==> flow/design.v <==
module regfile(
    input wire[3:0] dstE,
    input wire[31:0] valE,
    input wire[3:0] dstM,
    input wire[31:0] valM,
    input wire reset,
    input wire clock,
    output reg [31:0] r0,
    output reg [31:0] r1,
    output reg [31:0] r2,
    output reg [31:0] r3,
    output reg [31:0] r4,
    output reg [31:0] r5
);
always @(posedge clock) begin
    if (reset) begin
        r0 <= 0;
        r1 <= 0;
        r2 <= 0;
        r3 <= 0;
        r4 <= 0;
        r5 <= 0;
    end
    else begin
        case(dstE)
            4'b0000: r0 <= valE;
            4'b0001: r1 <= valE;
            4'b0010: r2 <= valE;
            4'b0011: r3 <= valE;
            4'b0100: r4 <= valE;
            4'b0101: r5 <= valE;
            default: ; 
        endcase;
        case(dstM)
            4'b0000: r0 <= valM;
            4'b0001: r1 <= valM;
            4'b0010: r2 <= valM;
            4'b0011: r3 <= valM;
            4'b0100: r4 <= valM;
            4'b0101: r5 <= valM;
            default: ; 
        endcase;      
    end
end
endmodule
### Tool chain data of regfile

Tool output for the design above, in the order of the flow.
Line numbers count from 1 in the design file above.
Library cell names are shortened.
The mark - stands for no value.

| inputs | value |
|---|---|
| top module | regfile |
| clock | clock |
| standard-cell library | sky130hd |
| timing corner | tt_025C_1v80 |

### Word level

Counts by Yosys on the flattened word-level netlist (proc, flatten, opt, wreduce; memories kept). Register bits leave out memories and registers merged into their read ports (data or address). Print and check cells are left out. Cells with the same type and inputs are merged into one.

| cells by class | value |
|---|---|
| muxes and demuxes | 12 |
| reductions and logical operators | 8 |
| eq/ne operators | 10 |

Operators with widths:

| operator | number |
|---|---|
| 2-to-1 mux 32 bit | 12 |
| == test 4 x 2 -> 1 bit with constant B | 4 |
| == test 4 x 3 -> 1 bit with constant B | 4 |
| nonzero test 2 bit | 6 |
| == test 4 x 1 -> 1 bit with constant B | 2 |
| zero test 4 bit | 2 |

| storage and ports | value |
|---|---|
| word-level cells | 36 |
| output and inout bits | 192 |
| bits in registers | 192 |
| input bits | 74 |

### Longest topological paths

Yosys ltp: most cells in a row. Word level: on the elaborated netlist, between registers, memories and ports. Mapped: between sequential cells and ports; inverters and the memories' decode and read muxes count.

| depth | value |
|---|---|
| word-level depth | 3 |
| ABC_AREA | 0 |
| depth in mapped cells | 6 |

### After synthesis

The flow's flattened synthesis, as Yosys stat reports it; memories are mapped. The netlist is that of the ABC_AREA named above (0 if unset); the other value can give another one.

Cell types:

| cell type | number |
|---|---|
| dfxtp_1 | 192 |
| nand2_1 | 372 |
| a311oi_1 | 143 |
| a311oi_2 | 49 |
| nor2_1 | 192 |
| buf_6 | 45 |
| clkbuf_1 | 40 |
| buf_2 | 18 |
| nand2_2 | 12 |
| nor4b_4 | 3 |
| or4b_1 | 6 |
| buf_4 | 7 |
| nand4bb_1 | 4 |
| and4bb_2 | 2 |
| nor4_4 | 1 |
| or4_4 | 1 |
| or4_1 | 1 |
| buf_1 | 1 |

| mapped netlist | value |
|---|---|
| standard cells after synthesis | 1089 |
| synthesis area | 0.0090687 mm² |
| mapped flip-flops | 192 |
| buffer cells | 111 |

### Path before layout

Path of least setup slack by OpenSTA after synthesis, without wires, with an ideal clock, recovery checks aside; 20% of the period is set as input and as output delay. Where synthesis merged equal registers, the netlist keeps one of their names.

| timing path after synthesis | value |
|---|---|
| path type | in2reg |
| start point | in dstE[0] |
| end point | reg r0[24] |
| launch time at the first pin | 0.612 ns |
| clock period | 3.06 ns |
| delay of the path | 1.200 ns |
| driving pins on the path | 6 |
| input delay | 0.612 ns |
| arrival | 1.668 ns |
| slack | 1.248 ns |
| synthesis period reached | 1.812 ns |

"delay of the path" = arrival - input delay + setup time.
"driving pins on the path": output pins that drive a net of the path, with the launching flip-flop's if there is one; two outputs of one cell count as two.
"synthesis period reached" = period - worst setup slack (recovery checks aside). The figure is calculated, with input and output delays left at 20% of the set period.
The rows between start and end are the longest chain of elaborated cells between them; the timing report does not say that the signal goes this way. Where chains are equally long, one stands for them.
A line is the first line of the expression or statement that the cell stems from. Yosys adds cells for indexed reads and writes and turns some case tables into memories.
A register here has more assigning lines than the two given.

| between the ends, after synthesis | value |
|---|---|
| path through | buf_6 or4_4 buf_6 buf_6 nand2_2 a311oi_2 |
| cells in the longest elaborated chain | 3 |
| elaborated cells on any way between the ends | 4 |
| source lines of those cells | 2 |

RTL lines, path after synthesis:

| what | line | RTL |
|---|---|---|
| start, declared | 2 | `input wire[3:0] dstE,` |
| zero test 4 bit | 25 | `case(dstE)` |
| 2-to-1 mux 32 bit | 25 |  |
| 2-to-1 mux 32 bit | 34 | `case(dstM)` |
| end, assigned | 26 | `4'b0000: r0 <= valE;` |
| end, assigned | 35 | `4'b0000: r0 <= valM;` |
| end, declared | 8 | `output reg [31:0] r0,` |

### Path in the finished layout

From the final timing report of run 1: the path of least setup slack in the routed layout; clock arrival at registers is part of the times.

| timing path post-layout | value |
|---|---|
| path type | in2reg |
| start point | in dstM[1] |
| end point | reg r1[26] |
| input delay | 0.37 ns |
| driving pins on the path | 4 |
| launch time at the first pin | 0.37 ns |
| slack | 0.05 ns |
| clock period | 1.85 ns |
| arrival | 2.13 ns |

The rows between start and end are the longest chain of elaborated cells between them; the timing report does not say that the signal goes this way. Where chains are equally long, one stands for them.
A register here has more assigning lines than the two given.

| between the ends, post-layout | value |
|---|---|
| path through | clkdlybuf4s50_1 or4b_2 buf_4 a311oi_1 |
| cells in the longest elaborated chain | 2 |
| elaborated cells on any way between the ends | 3 |
| source lines of those cells | 1 |

RTL lines, path post-layout:

| what | line | RTL |
|---|---|---|
| start, declared | 4 | `input wire[3:0] dstM,` |
| == test 4 x 1 -> 1 bit | 34 | `case(dstM)` |
| 2-to-1 mux 32 bit | 34 |  |
| end, assigned | 27 | `4'b0001: r1 <= valE;` |
| end, assigned | 36 | `4'b0001: r1 <= valM;` |
| end, declared | 9 | `output reg [31:0] r1,` |

Record of 2 stored runs of the RTL-to-layout flow on regfile, platform sky130hd. The runs are unordered. Constraints: input delay and output delay 20% of the set period each, output load 0.01 pF.
"power consumption" rests on the timing tool's default activity at the inputs, not on a simulated workload.
Settings: n/a = not set for that run.
Among the results, n/a means that no value is shown for the run.

| run name | period_ns | CORE_UTILIZATION | PLACE_DENSITY | CTS_CLUSTER_DIAMETER | CAP_MARGIN | MAX_ROUTING_LAYER | CORE_MARGIN | SLEW_MARGIN | SETUP_SLACK_MARGIN | CELL_PAD_IN_SITES_DETAIL_PLACEMENT | TNS_END_PERCENT | ABC_AREA | GPL_TIMING_DRIVEN | total negative slack on setup checks (ns) | worst hold slack after layout (ns) | netlist area reported by Yosys (mm²) | overall die area (mm²) | power consumption (µW) | worst setup slack after layout (ns) | standard-cell area after layout (mm²) |
|---|---|---|---|---|---|---|---|---|---|---|---|---|---|---|---|---|---|---|---|---|
| run 1 | 1.85 | 40 | 0.84 | 197 | 10 | met5 | 2 | 20 | n/a | n/a | n/a | n/a | n/a | 0.000 | 0.461 | 0.0090687 | 0.0238919 | 9866 | 0.046 | 0.0126772 |
| run 2 | 2.08 | 39 | 0.46 | n/a | 0 | met5 | 2 | 30 | 0.6 | 2 | 90 | 0 | 0 | n/a | n/a | n/a | n/a | n/a | n/a | n/a |

Run 2: no results, clock tree synthesis failed with DPL-0033
